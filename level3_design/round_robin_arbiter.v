==> flow/design.v <==
module round_robin_arbiter
#(parameter integer THREE_SECS_FREQ = 150000000)
(clk, reset, request_queue, grant_out);
input clk, reset;
input [3:0] request_queue;
output [3:0] grant_out;
  localparam [1:0]
               req_line_1 = 0,
               req_line_2 = 1,
               req_line_3 = 2,
               req_line_4 = 3;
  reg [1:0] current_state, next_state;
reg [3:0] token;  
reg enable;
integer time_counter = 0;   
always @(posedge clk) begin
    if (reset) begin
        current_state <= req_line_1;
    end
    else if (enable == 1'b1)begin
        current_state <= next_state;
    end
end
always @ (posedge clk) begin
    time_counter = time_counter + 1;
    if (time_counter == THREE_SECS_FREQ) begin
        enable = 1'b1;
        time_counter = 0;
    end
    else enable = 1'b0;
end
always @ (current_state, request_queue) begin
    case(current_state)
        req_line_1 : begin
                        token = 4'b0001;
                        next_state = req_line_2;
        end
        req_line_2 : begin
                        token = 4'b0010;
                        next_state = req_line_3;
        end
        req_line_3 : begin
                        token = 4'b0100;
                        next_state = req_line_4;
        end
        req_line_4 : begin
                        token = 4'b1000;
                        next_state = req_line_1;
        end
    endcase
end
assign grant_out[3:0] = token[3:0] & request_queue[3:0];
endmodule  
From RTL to reports: round_robin_arbiter. The steps from the RTL of round_robin_arbiter to its reports follow in flow order. Line numbers count from 1 in the design file above. Library cell names are shortened. Not given: --

Top module: round_robin_arbiter. Clock port: clk. Standard-cell library: sky130hd. Timing corner: tt_025C_1v80.

Elaborated design. Counts by Yosys on the flattened word-level netlist (proc, flatten, opt, wreduce; memories kept). Register bits leave out memories and registers merged into their read ports (data or address). Print and check cells are left out. Cells with the same type and inputs are merged into one.

Under $add $sub $neg stands 1. Under equal/unequal tests stands 4. Multiplexer cells: 3. Bitwise operators: 1. The entry for reduce/logical cells reads 1.

Operators by type and width (number): adder 32 x 2 -> 32 bit with constant B (1); == test 32 x 29 -> 1 bit with constant B (1); case mux 4 bit (select 4 bit) (1); case mux 2 bit (select 4 bit) (1); == test 2 bit with constant B (2); AND 4 bit (1); == test 2 x 1 -> 1 bit with constant B (1); logical NOT 2 bit (1); 2-to-1 mux 1 bit (1).

Register bits after elaboration: 35. The entry for input port bits reads 6. The entry for output and inout bits reads 4. Elaborated cells: 13.

Depth. Longest topological path by Yosys (ltp), each cell counted once; first at word level (registers and memories cut), then after technology mapping (sequential cells cut; the memories' decode and read muxes count).

Depth in word-level cells: 3. The figure for ABC_AREA is 0. Mapped depth: 10. For gate-level depth less buffers the number is 8.

After synthesis. Source: synth_stat.txt of the flow (Yosys; design flattened, memories mapped). It holds for the ABC_AREA given above (unset counts as 0); a run with the other value may have another netlist. The area totals of this step are shown rounded.

Cells by type: dfxtp_1 (number 37, area in all 740.71 sq um); xnor2_1 (number 16, area in all 140.134 sq um); xor2_1 (number 14, area in all 122.618 sq um); nor2_1 (number 27, area in all 101.347 sq um); nand4_1 (number 14, area in all 87.584 sq um); nand3_1 (number 14, area in all 70.067 sq um); nand2_1 (number 13, area in all 48.797 sq um); nor4_1 (number 7, area in all 43.792 sq um); nor4_4 (number 2, area in all 42.541 sq um); mux2i_1 (number 4, area in all 40.038 sq um); inv_1 (number 8, area in all 30.029 sq um); a211o_1 (number 3, area in all 26.275 sq um); ha_1 (number 2, area in all 25.024 sq um); and2_1 (number 3, area in all 18.768 sq um); and3_1 (number 3, area in all 18.768 sq um); and4_1 (number 2, area in all 17.517 sq um); nand3_4 (number 1, area in all 17.517 sq um); nor4b_1 (number 2, area in all 17.517 sq um).

Not listed: further types 21, cells in them 30.

Under cells in the netlist stands 202. The entry for cell area after synthesis reads 1840 sq um. The entry for sequential area reads 741 sq um. Flip-flops: 37. For buffers the number is 5.

Worst setup path after synthesis. OpenSTA on the mapped netlist: ideal clock, no wires. The path of least setup slack (recovery checks aside). Input and output delay are each 20% of the period. Register names are those of the netlist, which keeps one name where synthesis merged equal registers.

Kind: flip-flop to flip-flop. Start point: reg time_counter[0]. End point: reg time_counter[20]. Clock period: 3300 ps. The figure for time at the first pin is 0 ps. For arrival the number is 2581 ps. Under data required time stands 3185 ps. Under setup slack stands 604 ps. Path delay: 2696 ps. Stages on the path: 11. The entry for period reached after synthesis reads 2696 ps.

"path delay" is the arrival time less input delay plus setup time. "stages on the path" counts driving pins, that of a launching flip-flop among them; a cell with two outputs on the path counts twice. "period reached after synthesis" = period - worst setup slack (recovery checks aside). The figure is calculated, with input and output delays left at 20% of the set period. The rows between start and end are the longest chain of elaborated cells between them; the timing report does not say that the signal goes this way. Where chains are equally long, one stands for them. A line is the first line of the expression or statement that the cell stems from. Yosys adds cells for indexed reads and writes and turns some case tables into memories.

Cells stage by stage: dfxtp_1 ha_1 nand4_2 or3_1 or4_1 clkbuf_1 mux2i_1 o21a_1 nor4_4 buf_6 nor2_1. Length of the longest elaborated chain: 2.

RTL lines, path post-synthesis: from (decl) (line 15) `integer time_counter = 0;`; from (assign) (line 25) `time_counter = time_counter + 1;`; from (assign) (line 28) `time_counter = 0;`; adder 32 x 2 -> 32 bit (line 25); == test 32 x 29 -> 1 bit (line 26) `if (time_counter == THREE_SECS_FREQ) begin`; to (assign) (line 25); to (assign) (line 28); to (decl) (line 15).

Timing after layout. Path of least setup slack in the final report of job 2 (OpenROAD, finished layout, wires in). Where an end is a register, its clock arrival counts in the times. The path's times are printed in steps of 10 ps; the period is the one set.

Kind: flip-flop to flip-flop. Start point: reg time_counter[8]. End point: reg time_counter[1]. Clock period: 2810 ps. The figure for time at the first pin is 290 ps. For arrival the number is 2690 ps. Under data required time stands 2990 ps. Under setup slack stands 300 ps. Stages on the path: 12.

The rows between start and end are the longest chain of elaborated cells between them; the timing report does not say that the signal goes this way. Where chains are equally long, one stands for them.

Cells stage by stage: dfxtp_4 buf_4 nand4_1 buf_4 nor3_4 buf_4 a211o_1 a22o_1 or4_4 nor4_4 buf_6 nor2b_1. Length of the longest elaborated chain: 2.

RTL lines, path after layout: from (decl) (line 15) `integer time_counter = 0;`; from (assign) (line 25) `time_counter = time_counter + 1;`; from (assign) (line 28) `time_counter = 0;`; adder 32 x 2 -> 32 bit (line 25); == test 32 x 29 -> 1 bit (line 26) `if (time_counter == THREE_SECS_FREQ) begin`; to (assign) (line 25); to (assign) (line 28); to (decl) (line 15).

Appendix: measured runs

Module round_robin_arbiter, platform sky130hd: 2 stored runs of the flow (Yosys, OpenROAD) with differing settings, in no particular order. Input and output delays are each 20% of the period that was set; the output load is 0.01 pF. By "achieved period" is meant the clock period of the run minus its worst setup slack. This is arithmetic on one report: input and output delays are still those of the set period (20% each). "time used up by the worst setup path" = time allowed to the worst setup path (clock period - input delay - output delay, where it has them) - its slack; a late launch clock adds to it, a late capture clock takes from it. "time used up by the worst setup path" is given in steps of 10 ps. Values from the reports are rounded here.

Files of job 1:
==> flow/run.sh <==
#!/bin/bash
# the make line also repeats the synthesis and layout settings of config.mk as NAME=value (left out here)
make -C /OpenROAD-flow-scripts/flow DESIGN_CONFIG=/design/flow/config.mk WORK_HOME=/design/flow/orfs CLKGATE_MAP_FILE= finish
==> flow/config.mk <==
export PLATFORM = sky130hd
export DESIGN_NAME = round_robin_arbiter
export DESIGN_NICKNAME = round_robin_arbiter
export VERILOG_FILES = /design/flow/design.v
export SDC_FILE = /design/flow/constraint.sdc
export NUM_CORES = 4
export LEC_CHECK = 0
export CAP_MARGIN = 20
export CELL_PAD_IN_SITES_DETAIL_PLACEMENT = 1
export CELL_PAD_IN_SITES_GLOBAL_PLACEMENT = 1
export CORE_ASPECT_RATIO = 1.12
export CORE_MARGIN = 2
export CORE_UTILIZATION = 69
export GPL_TIMING_DRIVEN = 0
export MIN_ROUTING_LAYER = met1
export PLACE_DENSITY_LB_ADDON = 0.03
export SETUP_SLACK_MARGIN = 0.44
export SLEW_MARGIN = 20
export TNS_END_PERCENT = 95
==> flow/constraint.sdc <==
create_clock -name core_clock -period 3.03 [get_ports {clk}]
set_input_delay 0.6060 -clock core_clock [delete_from_list [all_inputs] [get_ports {clk}]]
set_output_delay 0.6060 -clock core_clock [all_outputs]
set_load 0.01 [all_outputs]

Outcome of job 1: no final report: placement broke off with FLW-0024.

Files of job 2:
==> flow/run.sh <==
#!/bin/bash
# the make line also repeats the synthesis and layout settings of config.mk as NAME=value (left out here)
make -C /OpenROAD-flow-scripts/flow DESIGN_CONFIG=/design/flow/config.mk WORK_HOME=/design/flow/orfs CLKGATE_MAP_FILE= finish
==> flow/config.mk <==
export PLATFORM = sky130hd
export DESIGN_NAME = round_robin_arbiter
export DESIGN_NICKNAME = round_robin_arbiter
export VERILOG_FILES = /design/flow/design.v
export SDC_FILE = /design/flow/constraint.sdc
export NUM_CORES = 4
export LEC_CHECK = 0
export CAP_MARGIN = 20
export CELL_PAD_IN_SITES_GLOBAL_PLACEMENT = 0
export CORE_MARGIN = 8
export CORE_UTILIZATION = 23
export GPL_ROUTABILITY_DRIVEN = 0
export MIN_ROUTING_LAYER = met1
export PLACE_DENSITY_LB_ADDON = 0.07
export SETUP_SLACK_MARGIN = 0.15
export SLEW_MARGIN = 10
==> flow/constraint.sdc <==
create_clock -name core_clock -period 2.81 [get_ports {clk}]
set_input_delay 0.5620 -clock core_clock [delete_from_list [all_inputs] [get_ports {clk}]]
set_output_delay 0.5620 -clock core_clock [all_outputs]
set_load 0.01 [all_outputs]

Results of job 2. The achieved period reads 2514 ps. The measured standard-cell area of the final layout is 2510 sq um. The measured time used up by the worst setup path is 2510 ps. Kind of the worst setup path: flip-flop to flip-flop. The chip area in the Yosys report is 1840 sq um. The worst hold slack after layout comes to 485 ps. The measured smallest setup slack is 296 ps. The summed negative setup slack is 0 ps. The measured die footprint is 11100 sq um. For the utilization the run shows 32.5 %.
